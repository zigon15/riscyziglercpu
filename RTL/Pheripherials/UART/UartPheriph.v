==> flow/design.v <==
`timescale 1ns / 1ps
module UartPheriph #(
    parameter ADDR_WIDTH = 16,
    parameter ADDR_BITS_PER_CHUCK = 6,
    parameter ADDR_BLOCK = 0
    )(
    input i_Clk,
    input i_Rst,
    output o_UART_TX,
    input [ADDR_WIDTH-1: 0] i_Addr,
    output [31:0] o_RD,
    input i_WE,
    input [3:0] i_ByteEn,
    input [31:0] i_WD
    );
    reg [31:0] r_RD = 0;
    assign o_RD = w_Sel? r_RD: 32'bz;
    wire w_TXIdle;
    reg r_TXEn = 1'b0;
    wire w_Sel = (i_Addr[ADDR_WIDTH-1 :ADDR_BITS_PER_CHUCK] == ADDR_BLOCK)? 1: 0;
    wire [ADDR_BITS_PER_CHUCK-1:0] w_Addr = i_Addr[ADDR_BITS_PER_CHUCK-1:0];
    reg [15:0] r_Reg_ClksPerBit = 0;
    reg [7:0] r_Reg_DataWR = 0;
    reg [7:0] r_Reg_DataRD = 0;
    parameter p_REG_ADDR_CTRL   = 0;
    parameter p_REG_ADDR_DATA   = 1;
    UartTx TX(
        .i_Clk(i_Clk),
        .i_Rst(i_Rst),
        .o_UART_TX(o_UART_TX),
        .i_ClksPerBit(r_Reg_ClksPerBit),
        .i_TxEn(r_TXEn),
        .i_Data(r_Reg_DataWR[7:0]),
        .o_Idle(w_TXIdle)
    );
    always @(posedge i_Clk)begin
        if(i_Rst)begin
            r_RD <= 0;
            r_TXEn <= 0;
            r_Reg_ClksPerBit <= 0;
            r_Reg_DataWR <= 0;
            r_Reg_DataRD <= 0;
        end else begin
            r_TXEn <= 1'b0;
            if (w_Sel) begin
                if(i_WE)begin
                    case (w_Addr)
                        p_REG_ADDR_CTRL:begin
                            r_Reg_ClksPerBit[7:0]  = i_ByteEn[0]? i_WD[7:0] : r_Reg_ClksPerBit[7:0];
                            r_Reg_ClksPerBit[15:8] = i_ByteEn[1]? i_WD[15:8]: r_Reg_ClksPerBit[15:8];
                        end
                        p_REG_ADDR_DATA:begin
                            if(i_ByteEn[0])begin
                                r_Reg_DataWR <= i_WD[7:0];
                                r_TXEn <= 1'b1;
                            end
                        end
                    endcase
                end else begin
                    case (w_Addr)
                        p_REG_ADDR_CTRL:begin
                            r_RD <= {15'b0, w_TXIdle, r_Reg_ClksPerBit};
                        end
                        p_REG_ADDR_DATA:begin
                            r_RD <= {24'b0, r_Reg_DataRD};
                        end
                        default:begin
                            r_RD <= 0;
                        end
                    endcase
                end
            end
        end
    end
endmodule
`timescale 1ns / 1ps
module UartTx (
    input i_Clk,
    input i_Rst,
    output reg o_UART_TX,
    input [15:0] i_ClksPerBit,
    input i_TxEn,
    input [7:0] i_Data,
    output reg o_Idle,
    output reg o_Done
    );
    initial begin
        o_UART_TX <= 1'b1;
        o_Idle <= 1'b1;
        o_Done <= 1'b0;
    end
    reg [15:0] r_ClksPerBitCounter = 16'b0;
    reg [2:0] r_BitCounter = 3'b0;
    localparam TX_STATE_SIZE = 2;
    localparam TX_WAIT      = 0,
               TX_START_BIT = 1,
               TX_DATA      = 2,
               TX_STOP      = 3;
    reg [TX_STATE_SIZE-1:0] TXState = TX_WAIT;
    always @(posedge i_Clk)begin
        if(i_Rst)begin
            o_UART_TX <= 1'b1;
            o_Idle <= 1'b1;
            o_Done <= 1'b0;
            r_ClksPerBitCounter <= 16'b0;
            r_BitCounter <= 3'b0;
            TXState <= TX_WAIT;
        end else begin
            case (TXState)
                TX_WAIT:begin
                    o_UART_TX <= 1;
                    o_Done <= 0;
                    r_ClksPerBitCounter <= 0;
                    r_BitCounter <= 0;
                    if(i_TxEn == 1)begin
                        o_Idle <= 0;
                        TXState <= TX_START_BIT;
                    end else begin
                        o_Idle <= 1;
                    end
                end
                TX_START_BIT:begin
                    o_UART_TX <= 0;
                    if(r_ClksPerBitCounter < i_ClksPerBit - 1)begin
                        r_ClksPerBitCounter <= r_ClksPerBitCounter + 1;
                    end else begin
                        r_ClksPerBitCounter <= 0;
                        TXState <= TX_DATA;
                    end
                end
                TX_DATA:begin
                    o_UART_TX <= i_Data[r_BitCounter];
                    if(r_ClksPerBitCounter < i_ClksPerBit - 1)begin
                        r_ClksPerBitCounter <= r_ClksPerBitCounter + 1;
                    end else begin
                        r_BitCounter <= r_BitCounter + 1;
                        r_ClksPerBitCounter <= 0;
                        if(r_BitCounter == 7)begin
                            r_BitCounter <= 0;
                            TXState <= TX_STOP; 
                        end
                    end
                end
                TX_STOP:begin
                    o_UART_TX <= 1;
                    if(r_ClksPerBitCounter < i_ClksPerBit - 1)begin
                        r_ClksPerBitCounter <= r_ClksPerBitCounter + 1;
                    end else begin
                        r_ClksPerBitCounter <= 0;
                        o_Done <= 1;
                        o_Idle <= 1;
                        TXState <= TX_WAIT;
                    end
                end
            endcase
        end
    end
endmodule
## Step by step through the tools: UartPheriph

What the tools print for UartPheriph, step after step.
Lines are those of the file above, counted from 1.
Operators: Yosys type, input widths -> output width; for muxes data width and select width s.
Cell names lack the library's common part.
A cell with - has no value.

| set-up | value |
|---|---|
| design top | UartPheriph |
| clock input | i_Clk |
| standard-cell library | sky130hd |
| timing corner | tt_025C_1v80 |

## After elaboration

Counts by Yosys on the flattened word-level netlist (proc, flatten, opt, wreduce; memories kept). Register bits leave out memories and registers merged into their read ports (data or address). Print and check cells are left out.

| operators by class | value |
|---|---|
| add/sub/neg operators | 3 |
| order comparisons | 1 |
| equality and inequality tests | 10 |
| shifts and indexed selects | 1 |
| multiplexer cells | 19 |
| bitwise logic cells | 3 |
| reduce/logical cells | 16 |

Operator list:

| operator | number |
|---|---|
| $lt 16x32->1 | 1 |
| $pmux 16 s2 | 1 |
| $mux 32 | 1 |
| $sub 16x1->17 const B | 1 |
| $mux 17 | 1 |
| $add 16x1->16 const B | 1 |
| $mux 16 | 1 |
| $reduce_and 4->1 | 3 |
| $logic_not 10->1 | 1 |
| $mux 2 | 5 |
| $ne 2x2->1 const B | 4 |
| $shiftx 8x3->1 | 1 |
| $pmux 2 s4 | 1 |
| $reduce_and 2->1 | 3 |
| $eq 6x1->1 const B | 1 |
| $logic_not 6->1 | 1 |
| $reduce_and 6->1 | 1 |
| $pmux 3 s2 | 1 |
| $mux 3 | 2 |
| $eq 2x2->1 const B | 2 |
| $reduce_bool 2->1 | 2 |
| $reduce_bool 4->1 | 1 |
| $reduce_or 4->1 | 1 |
| $mux 1 | 4 |
| $not 1->1 | 3 |
| $add 3x1->3 const B | 1 |
| $eq 3x3->1 const B | 1 |
| $reduce_or 3->1 | 1 |

Not listed: further kinds 6, cells in them 6.

| bit counts | value |
|---|---|
| register bits | 80 |
| bits of input ports | 55 |
| output and inout bits | 33 |

## Longest topological paths

Depth = most cells in a row (Yosys ltp): at word level without a register or memory, in the mapped netlist without a sequential cell, where the memories' decode and read muxes count.

| depth | value |
|---|---|
| depth in word-level cells | 4 |
| ABC_AREA | 0 |
| gate-level depth with buffers | 15 |
| depth with buffers taken out | 13 |

## Mapped cells and area

Yosys stat after the flow's synthesis: flattened, memories mapped to cells. It holds for the ABC_AREA given above (unset counts as 0); a run with the other value may have another netlist.

Cell types:

| cell type | number |
|---|---|
| dfxtp_1 | 65 |
| ha_1 | 23 |
| nor2_1 | 73 |
| mux2i_1 | 24 |
| xnor2_1 | 16 |
| a22oi_1 | 18 |
| buf_4 | 16 |
| xor2_1 | 11 |
| nand3_1 | 11 |
| and3_1 | 8 |
| nor3_1 | 10 |
| nand2_1 | 13 |
| mux4_2 | 2 |
| o21ai_0 | 8 |
| nand4_1 | 6 |
| nor4_1 | 5 |
| a21oi_1 | 6 |
| buf_2 | 6 |

Other cell types: 28; their cells: 55.

| mapped netlist | value |
|---|---|
| cells in the netlist | 376 |
| synthesis area | 0.003412 mm^2 |
| area of sequential cells | 0.0013012 mm^2 |
| flip-flops | 65 |

The figures by module come from a second, unflattened synthesis with its own total; it is not the netlist above.

| second synthesis, totals | value |
|---|---|
| cell total of the unflattened synthesis | 441 |
| area (unflattened synthesis) | 0.0036573 mm^2 |

Each row is one instance without its submodules.

Modules:

| module | times used | cells | area (mm^2) |
|---|---|---|---|
| UartPheriph | 1 | 220 | 0.0018318 |
| UartTx | 1 | 221 | 0.0018255 |

## Worst setup path after synthesis

Source: OpenSTA report_checks on the synthesized netlist (no wires, ideal clock, input and output delay 20% of the period each), path of least setup slack; recovery checks are left aside. Register names are those of the netlist, which keeps one name where synthesis merged equal registers.

| timing path after synthesis | value |
|---|---|
| path type | reg-to-reg |
| from | register r_Reg_ClksPerBit[2] |
| to | register TX.r_BitCounter[0] |
| period | 3.19 ns |
| arrival | 3.218 ns |
| data required time | 3.116 ns |
| setup slack | -0.102 ns |
| path delay | 3.292 ns |
| stages | 15 |
| path buffers | 1 |
| synthesis period reached | 3.292 ns |

"path delay" = arrival - input delay + setup time.
"stages": output pins that drive a net of the path, with the launching flip-flop's if there is one; two outputs of one cell count as two.
"synthesis period reached" is the clock period less the worst setup slack; recovery checks do not enter. This is arithmetic on one report: input and output delays are still those of the set period (20% each).
The rows between start and end are the longest chain of elaborated cells between them; the timing report does not say that the signal goes this way. Where chains are equally long, one stands for them.
Each line given opens the expression or statement behind the cell; cells for indexed reads and writes are added by Yosys, which also makes memories of some case tables.
At most two assigning lines are given for a register; there are more.

| on the way, after synthesis | value |
|---|---|
| cell sequence | dfxtp_1 -> nor2_4 -> nand3_1 -> or3_4 -> or4_4 -> nor3_1 -> xnor2_1 -> ha_1 -> nand4_1 -> nor2_1 -> nand3_1 -> and3_1 -> clkbuf_1 -> or4b_1 -> a31oi_1 |
| length of the longest elaborated chain | 4 |
| elaborated cells on any way between the ends | 6 |

RTL lines, path after synthesis:

| item | line | text |
|---|---|---|
| start, declared | 22 | `reg [15:0] r_Reg_ClksPerBit = 0;` |
| start, assigned | 40 | `r_Reg_ClksPerBit <= 0;` |
| start, assigned | 49 | `r_Reg_ClksPerBit[7:0]  = i_ByteEn[0]? i_WD[7:0] : r_Reg_ClksPerBit[7:0];` |
| $sub 16x1->17 | 133 | `if(r_ClksPerBitCounter < i_ClksPerBit - 1)begin` |
| $lt 16x32->1 | 133 |  |
| $mux 3 | 133 |  |
| $pmux 3 s2 | 109 | `case (TXState)` |
| end, assigned | 106 | `r_BitCounter <= 3'b0;` |
| end, assigned | 136 | `r_BitCounter <= r_BitCounter + 1;` |
| end, declared | 93 | `reg [2:0] r_BitCounter = 3'b0;` |

## Timing after layout

From the final timing report of run 1: the path of least setup slack in the routed layout; clock arrival at registers is part of the times.

| timing path post-layout | value |
|---|---|
| path type | reg-to-reg |
| from | register r_Reg_ClksPerBit[3] |
| to | register TX.r_BitCounter[0] |
| period | 3.28 ns |
| arrival | 3.64 ns |
| data required time | 3.56 ns |
| setup slack | -0.08 ns |
| stages | 14 |
| path buffers | 0 |

The rows between start and end are the longest chain of elaborated cells between them; the timing report does not say that the signal goes this way. Where chains are equally long, one stands for them.
At most two assigning lines are given for a register; there are more.

| on the way, post-layout | value |
|---|---|
| cell sequence | dfxtp_2 -> nor2_4 -> nand3_2 -> or3_4 -> or4_4 -> nor3_4 -> xnor2_1 -> ha_1 -> nand4_1 -> nor2_1 -> a311oi_2 -> and3_4 -> or4b_1 -> a31oi_1 |
| length of the longest elaborated chain | 4 |
| elaborated cells on any way between the ends | 6 |

RTL lines, path post-layout:

| item | line | text |
|---|---|---|
| start, declared | 22 | `reg [15:0] r_Reg_ClksPerBit = 0;` |
| start, assigned | 40 | `r_Reg_ClksPerBit <= 0;` |
| start, assigned | 49 | `r_Reg_ClksPerBit[7:0]  = i_ByteEn[0]? i_WD[7:0] : r_Reg_ClksPerBit[7:0];` |
| $sub 16x1->17 | 133 | `if(r_ClksPerBitCounter < i_ClksPerBit - 1)begin` |
| $lt 16x32->1 | 133 |  |
| $mux 3 | 133 |  |
| $pmux 3 s2 | 109 | `case (TXState)` |
| end, assigned | 106 | `r_BitCounter <= 3'b0;` |
| end, assigned | 136 | `r_BitCounter <= r_BitCounter + 1;` |
| end, declared | 93 | `reg [2:0] r_BitCounter = 3'b0;` |

Ticket comment

Stored flow runs of UartPheriph (2 of them; Yosys, OpenROAD, sky130hd). They differ in their settings and are not a sequence. Constraints: input delay and output delay 20% of the set period each, output load 0.01 pF.
"achieved clock period" is the run's clock period less its worst setup slack. It is reckoned from that one timing run; input and output delays stay at 20% of the period that was set.
By "critical setup path time" is meant the share of the clock period that the worst setup path is allowed (20% is reserved at inputs, 20% at outputs), minus its slack. Clock arrival times at its registers enter into it.
By "power consumption" is meant OpenSTA's value without simulated activity: inputs other than the clock are taken to toggle once in ten clock periods, and the tool carries that through the logic.
Settings: - = not set for that run.

| run name | period_ns | SETUP_SLACK_MARGIN | CAP_MARGIN | CORE_MARGIN | CORE_UTILIZATION | SLEW_MARGIN | PLACE_DENSITY_LB_ADDON | CELL_PAD_IN_SITES_GLOBAL_PLACEMENT | CTS_CLUSTER_DIAMETER | critical setup path time (ns) | kind of the worst setup path | die area (mm^2) | worst hold slack after layout (ns) | standard-cell area after layout (mm^2) | cell area after synthesis (mm^2) | worst setup slack after layout (ns) | final setup TNS (ns) | power consumption (W) | final utilization | achieved clock period (ns) |
|---|---|---|---|---|---|---|---|---|---|---|---|---|---|---|---|---|---|---|---|---|
| run 1 | 3.28 | 0.1 | 20 | 2 | 40 | 20 | - | - | - | 3.36 | reg-to-reg | 0.0092852 | 0.477 | 0.0044881 | 0.003412 | -0.081 | -0.206 | 0.001728 | 0.543 | 3.361 |
| run 2 | 2.38 | - | 20 | 2 | 19 | 40 | 0.18 | 0 | 206 | 3.33 | reg-to-reg | 0.0190454 | 0.475 | 0.0048559 | 0.003412 | -0.953 | -19.239 | 0.002735 | 0.273 | 3.333 |
