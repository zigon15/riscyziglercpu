==> flow/design.v <==
`timescale 1ns / 1ps
module InstructionReg(
    input i_Clk,
    input i_Rst,
    input i_Wr,
    input [31:0] i_Data,
    output [31:0] o_Instruction
    );
    assign o_Instruction = i_Wr? i_Data: r_Instruction;
    reg [31:0] r_Instruction = 0;
    always @(posedge i_Clk) begin
        if(i_Rst)begin
            r_Instruction <= 0;
        end else begin
            if(i_Wr)begin
                r_Instruction <= i_Data;
            end
        end
    end
endmodule
* From RTL to reports: InstructionReg
What the tools print for InstructionReg, step after step.
Line numbers count from 1 in the design file above.
Operators carry their Yosys type and port widths (W data, S select, Z words).
Cell names lack the library's common part.
A cell with -- has no value.
- Top :: InstructionReg
- Clock port :: i_Clk
- Library :: sky130hd
- Corner :: tt_025C_1v80

* Word-level counts
Source: Yosys, flattened and elaborated, memories not mapped. Widths are those after wreduce; folded enables and synchronous resets count as part of the registers. Registers that Yosys merges into a memory's read port (data or address) are not register bits. Print and check cells do not count. Equal cells are merged and count once.
- Mux-type cells :: 1
** Operator list (count)
- $mux W32 :: 1
- Flip-flop bits (word level) :: 32
- Input port bits :: 35
- Output and inout bits :: 32
- Cells after elaboration :: 2

* Longest topological paths
Depth = most cells in a row (Yosys ltp): at word level without a register or memory, in the mapped netlist without a sequential cell, where the memories' decode and read muxes count.
- Word-level depth :: 1
- ABC_AREA :: 1
- Gate-level depth with buffers :: 6
- Gate-level depth less buffers :: 4

* Synthesis result
The flow's flattened synthesis, as Yosys stat reports it; memories are mapped. The netlist is that of the ABC_AREA named above (0 if unset); the other value can give another one.
** Cell types
- dfxtp_1 :: count 32, area in all 640.614 µm²
- nand2_2 :: count 60, area in all 375.36 µm²
- inv_1 :: count 96, area in all 360.346 µm²
- nor2_2 :: count 30, area in all 187.68 µm²
- nand2_1 :: count 36, area in all 135.13 µm²
- buf_6 :: count 4, area in all 45.043 µm²
- buf_2 :: count 5, area in all 25.024 µm²
- buf_4 :: count 1, area in all 7.507 µm²
- nor2_1 :: count 2, area in all 7.507 µm²
- inv_4 :: count 1, area in all 6.256 µm²
- Cell count :: 267
- Synthesis area :: 1790.5 µm²
- Sequential part of the area :: 640.6 µm²
- Flip-flops :: 32
- Buffer cells :: 10

* Path before layout
Source: OpenSTA report_checks on the synthesized netlist (no wires, ideal clock, input and output delay 20% of the period each), path of least setup slack; recovery checks are left aside. Register names are those of the netlist, which keeps one name where synthesis merged equal registers.
- Path kind :: input-to-output
- Start :: input i_Wr
- End :: output o_Instruction[31]
- Clock period :: 1.23 ns
- External input delay :: 0.246 ns
- External output delay :: 0.246 ns
- Time at the first pin :: 0.246 ns
- Data arrival time :: 0.744 ns
- Data required time :: 0.984 ns
- Slack :: 0.240 ns
- Path delay :: 0.498 ns
- Stages on the path :: 6
- Path buffers :: 2
- Synthesis period reached :: 0.99 ns
"path delay" = arrival - input delay + setup time.
At an output port there is no setup time.
"stages on the path": output pins that drive a net of the path, with the launching flip-flop's if there is one; two outputs of one cell count as two.
"synthesis period reached" = period - worst setup slack (recovery checks aside). The figure is calculated, with input and output delays left at 20% of the set period.
The rows between start and end are the longest chain of elaborated cells between them; the timing report does not say that the signal goes this way. Where chains are equally long, one stands for them.
Each line given opens the expression or statement behind the cell; cells for indexed reads and writes are added by Yosys, which also makes memories of some case tables.
- Path through :: buf_6 -> inv_4 -> buf_6 -> nand2_2 -> nand2_2 -> inv_1
- Length of the longest elaborated chain :: 1
- Elaborated cells between the ends (all ways) :: 1
- Those cells by class :: 1 x mux
** RTL lines, path post-synthesis
- start, declared :: line 5 : input i_Wr,
- $mux W32 :: line 9 : assign o_Instruction = i_Wr? i_Data: r_Instruction;
- end, declared :: line 7 : output [31:0] o_Instruction

Hand-over note for InstructionReg

Stored flow runs of InstructionReg (2 of them; Yosys, OpenROAD, sky130hd). They differ in their settings and are not a sequence. Constraints: input delay and output delay 20% of the set period each, output load 0.01 pF.

* Flow run A
** Files
==> flow/run.sh <==
#!/bin/bash
# the make line also repeats the synthesis and layout settings of config.mk as NAME=value (left out here)
make -C /OpenROAD-flow-scripts/flow DESIGN_CONFIG=/design/flow/config.mk WORK_HOME=/design/flow/orfs CLKGATE_MAP_FILE= finish
==> flow/config.mk <==
export PLATFORM = sky130hd
export DESIGN_NAME = InstructionReg
export DESIGN_NICKNAME = InstructionReg
export VERILOG_FILES = /design/flow/design.v
export SDC_FILE = /design/flow/constraint.sdc
export NUM_CORES = 4
export LEC_CHECK = 0
export ABC_AREA = 1
export CAP_MARGIN = 20
export CELL_PAD_IN_SITES_GLOBAL_PLACEMENT = 0
export CORE_ASPECT_RATIO = 1.62
export CORE_MARGIN = 2
export CORE_UTILIZATION = 55
export GPL_TIMING_DRIVEN = 1
export HOLD_SLACK_MARGIN = 0.01
export MAX_ROUTING_LAYER = met4
export PLACE_DENSITY_LB_ADDON = 0.23
export SETUP_SLACK_MARGIN = 0.42
export SLEW_MARGIN = 20
export TNS_END_PERCENT = 20
==> flow/constraint.sdc <==
create_clock -name core_clock -period 1.59 [get_ports {i_Clk}]
set_input_delay 0.3180 -clock core_clock [delete_from_list [all_inputs] [get_ports {i_Clk}]]
set_output_delay 0.3180 -clock core_clock [all_outputs]
set_load 0.01 [all_outputs]
** Results
Incomplete, routing halted on DPL-0033.

* Flow run B
** Files
==> flow/run.sh <==
#!/bin/bash
# the make line also repeats the synthesis and layout settings of config.mk as NAME=value (left out here)
make -C /OpenROAD-flow-scripts/flow DESIGN_CONFIG=/design/flow/config.mk WORK_HOME=/design/flow/orfs CLKGATE_MAP_FILE= finish
==> flow/config.mk <==
export PLATFORM = sky130hd
export DESIGN_NAME = InstructionReg
export DESIGN_NICKNAME = InstructionReg
export VERILOG_FILES = /design/flow/design.v
export SDC_FILE = /design/flow/constraint.sdc
export NUM_CORES = 4
export LEC_CHECK = 0
export CAP_MARGIN = 20
export CELL_PAD_IN_SITES_DETAIL_PLACEMENT = 0
export CELL_PAD_IN_SITES_GLOBAL_PLACEMENT = 2
export CORE_ASPECT_RATIO = 0.55
export CORE_MARGIN = 2
export CORE_UTILIZATION = 58
export GPL_TIMING_DRIVEN = 1
export PLACE_DENSITY_LB_ADDON = 0.29
export SETUP_SLACK_MARGIN = -0.08
export SLEW_MARGIN = 20
export TNS_END_PERCENT = 40
==> flow/constraint.sdc <==
create_clock -name core_clock -period 0.878 [get_ports {i_Clk}]
set_input_delay 0.1756 -clock core_clock [delete_from_list [all_inputs] [get_ports {i_Clk}]]
set_output_delay 0.1756 -clock core_clock [all_outputs]
set_load 0.01 [all_outputs]
** Results
Incomplete, placement halted on FLW-0024.

End of note.
