==> flow/design.v <==
`timescale 1ns / 1ps
module ProgramCounter #(
    parameter INITAL_PC_VALUE = 0
    )(
    input i_Clk,
    input i_Rst,
    output [31:0] o_PC,
    output [31:0] o_PrevPC,
    input i_EN,
    input [31:0] i_NewPC
    );
    reg [31:0] r_PC = INITAL_PC_VALUE;
    reg [31:0] r_OldPC = 32'b0;
    assign o_PC = r_PC;
    assign o_PrevPC = r_OldPC;
    always @(posedge i_Clk) begin
        if(i_Rst)begin
            r_PC <= INITAL_PC_VALUE;
            r_OldPC <= 32'b0;
        end else begin
            if(i_EN)begin
                r_PC <= i_NewPC;
                r_OldPC <= r_PC;
            end
        end
    end
endmodule
# --- Reports on ProgramCounter ---
# Tool output for the design above, in the order of the flow.
# Line numbers count from 1 in the design file above.
# Operators: Yosys type, input widths -> output width; for muxes data width and select width s.
inputs:
  top_module: "ProgramCounter"
  clock_port: "i_Clk"
  library: "sky130hd"
  pvt_corner: "tt_025C_1v80"

# --- Word level ---
# Source: Yosys, flattened and elaborated, memories not mapped. Widths are those after wreduce; folded enables and synchronous resets count as part of the registers. Registers that Yosys merges into a memory's read port (data or address) are not register bits. Print and check cells do not count. Equal cells are merged and count once.
bits:
  ff_bits: 64
  in_bits: 35
  word_cells: 2

# --- Longest topological paths ---
# Depth = most cells in a row (Yosys ltp): at word level without a register or memory, in the mapped netlist without a sequential cell, where the memories' decode and read muxes count.
logic_depth:
  word_depth: 0
  abc_area: 1
  mapped_depth: 5
  ltp_nobuf: 4

# --- After synthesis ---
# Source: synth_stat.txt of the flow (Yosys; design flattened, memories mapped). It holds for the ABC_AREA given above (unset counts as 0); a run with the other value may have another netlist.
mapped:
  area_um2: 2666.3
  n_buf: 20
  ff_cells: 64
  seqArea_um2: 1281.2
  cells: 405
types:
  columns: ["type", "n"]
  rows:
  - ["sky130_fd_sc_hd__dfxtp_1", 64]
  - ["sky130_fd_sc_hd__nand2_1", 128]
  - ["sky130_fd_sc_hd__nor2_1", 128]
  - ["sky130_fd_sc_hd__inv_1", 64]
  - ["sky130_fd_sc_hd__buf_6", 12]
  - ["sky130_fd_sc_hd__buf_2", 6]
  - ["sky130_fd_sc_hd__buf_4", 2]
  - ["sky130_fd_sc_hd__inv_2", 1]

# --- Timing after synthesis ---
# OpenSTA on the mapped netlist: ideal clock, no wires. The path of least setup slack (recovery checks aside). Input and output delay are each 20% of the period. Register names are those of the netlist, which keeps one name where synthesis merged equal registers.
synth_timing:
  path_type: "in2reg"
  startpoint: "input i_EN"
  endpoint: "register r_PC[0]"
  stages: 5
  input_delay_ns: 0.262
  path_buffers: 2
  path_delay_ns: 0.527
  tclk_ns: 1.31
  arrival_ns: 0.676
  launch_ns: 0.262
  path_slack_ns: 0.521
  setup_ns: 0.113
  synth_period_reached_ns: 0.789
# "path_delay_ns" = arrival - input delay + setup time.
# "stages": output pins that drive a net of the path, with the launching flip-flop's if there is one; two outputs of one cell count as two.
# "synth_period_reached_ns" = period - worst setup slack (recovery checks aside). The figure is calculated, with input and output delays left at 20% of the set period.
synth_via:
  path_cell_list: "sky130_fd_sc_hd__buf_6 sky130_fd_sc_hd__buf_4 sky130_fd_sc_hd__nand2_1 sky130_fd_sc_hd__nand2_1 sky130_fd_sc_hd__nor2_1"
synth_rtl:
  columns: ["element", "line", "rtl"]
  rows:
  - ["start: declaration", 9, "input i_EN,"]
  - ["end: assignment", 18, "r_PC <= INITAL_PC_VALUE;"]
  - ["end: assignment", 22, "r_PC <= i_NewPC;"]
  - ["end: declaration", 12, "reg [31:0] r_PC = INITAL_PC_VALUE;"]
# Chain of elaborated cells between the ends: none given.

# --- Worst path after layout ---
# From the final timing report of flow run 1: the path of least setup slack in the routed layout; clock arrival at registers is part of the times.
layout_timing:
  path_type: "reg2out"
  startpoint: "register r_PC[25]"
  endpoint: "output o_PC[25]"
  path_buffers: 1
  tclk_ns: 0.556
  out_delay_ns: 0.11
  launch_ns: 0.32
  path_slack_ns: -0.34
  stages: 2
  arrival_ns: 0.78
layout_via:
  path_cell_list: "sky130_fd_sc_hd__dfxtp_2 sky130_fd_sc_hd__buf_6"
  elab_chain_cells: 0
  cells_between: 0
  lines_between: 0
layout_rtl:
  columns: ["element", "line", "rtl"]
  rows:
  - ["start: declaration", 12, "reg [31:0] r_PC = INITAL_PC_VALUE;"]
  - ["start: assignment", 18, "r_PC <= INITAL_PC_VALUE;"]
  - ["start: assignment", 22, "r_PC <= i_NewPC;"]
  - ["end: declaration", 7, "output [31:0] o_PC,"]

--- measured runs ---
Flow measurements of ProgramCounter on sky130hd: 2 stored runs with different settings, listed in no order. Input and output delays are each 20% of the period that was set; the output load is 0.01 pF.
By "achieved_clock_period_ns" is meant the clock period of the run minus its worst setup slack. This is arithmetic on one report: input and output delays are still those of the set period (20% each).
"critical_path_time_ns" = time allowed to the worst setup path (clock period - input delay - output delay, where it has them) - its slack; a late launch clock adds to it, a late capture clock takes from it.
"fin_power_uw": no workload was simulated; the value follows from the tool's default switching activity.

--- flow run 1 ---
==> flow/run.sh <==
#!/bin/bash
# the make line also repeats the synthesis and layout settings of config.mk as NAME=value (left out here)
make -C /OpenROAD-flow-scripts/flow DESIGN_CONFIG=/design/flow/config.mk WORK_HOME=/design/flow/orfs CLKGATE_MAP_FILE= finish
==> flow/config.mk <==
export PLATFORM = sky130hd
export DESIGN_NAME = ProgramCounter
export DESIGN_NICKNAME = ProgramCounter
export VERILOG_FILES = /design/flow/design.v
export SDC_FILE = /design/flow/constraint.sdc
export NUM_CORES = 4
export LEC_CHECK = 0
export ABC_AREA = 1
export CAP_MARGIN = 20
export CELL_PAD_IN_SITES_GLOBAL_PLACEMENT = 1
export CORE_MARGIN = 8
export CORE_UTILIZATION = 18
export GPL_TIMING_DRIVEN = 1
export MAX_ROUTING_LAYER = met5
export PLACE_DENSITY_LB_ADDON = 0.2
export SETUP_SLACK_MARGIN = 0.11
export SLEW_MARGIN = 5
==> flow/constraint.sdc <==
create_clock -name core_clock -period 0.556 [get_ports {i_Clk}]
set_input_delay 0.1112 -clock core_clock [delete_from_list [all_inputs] [get_ports {i_Clk}]]
set_output_delay 0.1112 -clock core_clock [all_outputs]
set_load 0.01 [all_outputs]

==> results, as YAML <==
results:
  ys_area_um2: 2666.3
  final_stdcell_area_um2: 5004.8
  setup_tns_ns: -29.017
  critical_path_time_ns: 0.78
  timing.worst_path_kind: "reg2out"
  holdWs_ns: 0.252
  ws_setup_ns: -0.336
  achieved_clock_period_ns: 0.892
  die_um2: 18962.7
  fin_power_uw: 13011
  finalUtil_frac: 0.346

--- flow run 2 ---
==> flow/run.sh <==
#!/bin/bash
# the make line also repeats the synthesis and layout settings of config.mk as NAME=value (left out here)
make -C /OpenROAD-flow-scripts/flow DESIGN_CONFIG=/design/flow/config.mk WORK_HOME=/design/flow/orfs CLKGATE_MAP_FILE= finish
==> flow/config.mk <==
export PLATFORM = sky130hd
export DESIGN_NAME = ProgramCounter
export DESIGN_NICKNAME = ProgramCounter
export VERILOG_FILES = /design/flow/design.v
export SDC_FILE = /design/flow/constraint.sdc
export NUM_CORES = 4
export LEC_CHECK = 0
export ABC_AREA = 0
export CAP_MARGIN = 40
export CELL_PAD_IN_SITES_GLOBAL_PLACEMENT = 2
export CORE_ASPECT_RATIO = 1.15
export CORE_MARGIN = 5
export CORE_UTILIZATION = 29
export CTS_CLUSTER_SIZE = 42
export PLACE_DENSITY_LB_ADDON = 0.02
export SLEW_MARGIN = 20
export TNS_END_PERCENT = 40
==> flow/constraint.sdc <==
create_clock -name core_clock -period 0.594 [get_ports {i_Clk}]
set_input_delay 0.1188 -clock core_clock [delete_from_list [all_inputs] [get_ports {i_Clk}]]
set_output_delay 0.1188 -clock core_clock [all_outputs]
set_load 0.01 [all_outputs]

==> results, as YAML <==
results:
  ys_area_um2: 2290.9
  final_stdcell_area_um2: 3995.1
  setup_tns_ns: -27.000
  critical_path_time_ns: 0.78
  timing.worst_path_kind: "reg2out"
  holdWs_ns: 0.199
  ws_setup_ns: -0.300
  achieved_clock_period_ns: 0.894
  die_um2: 9781.7
  fin_power_uw: 9808
  finalUtil_frac: 0.522
--- end ---
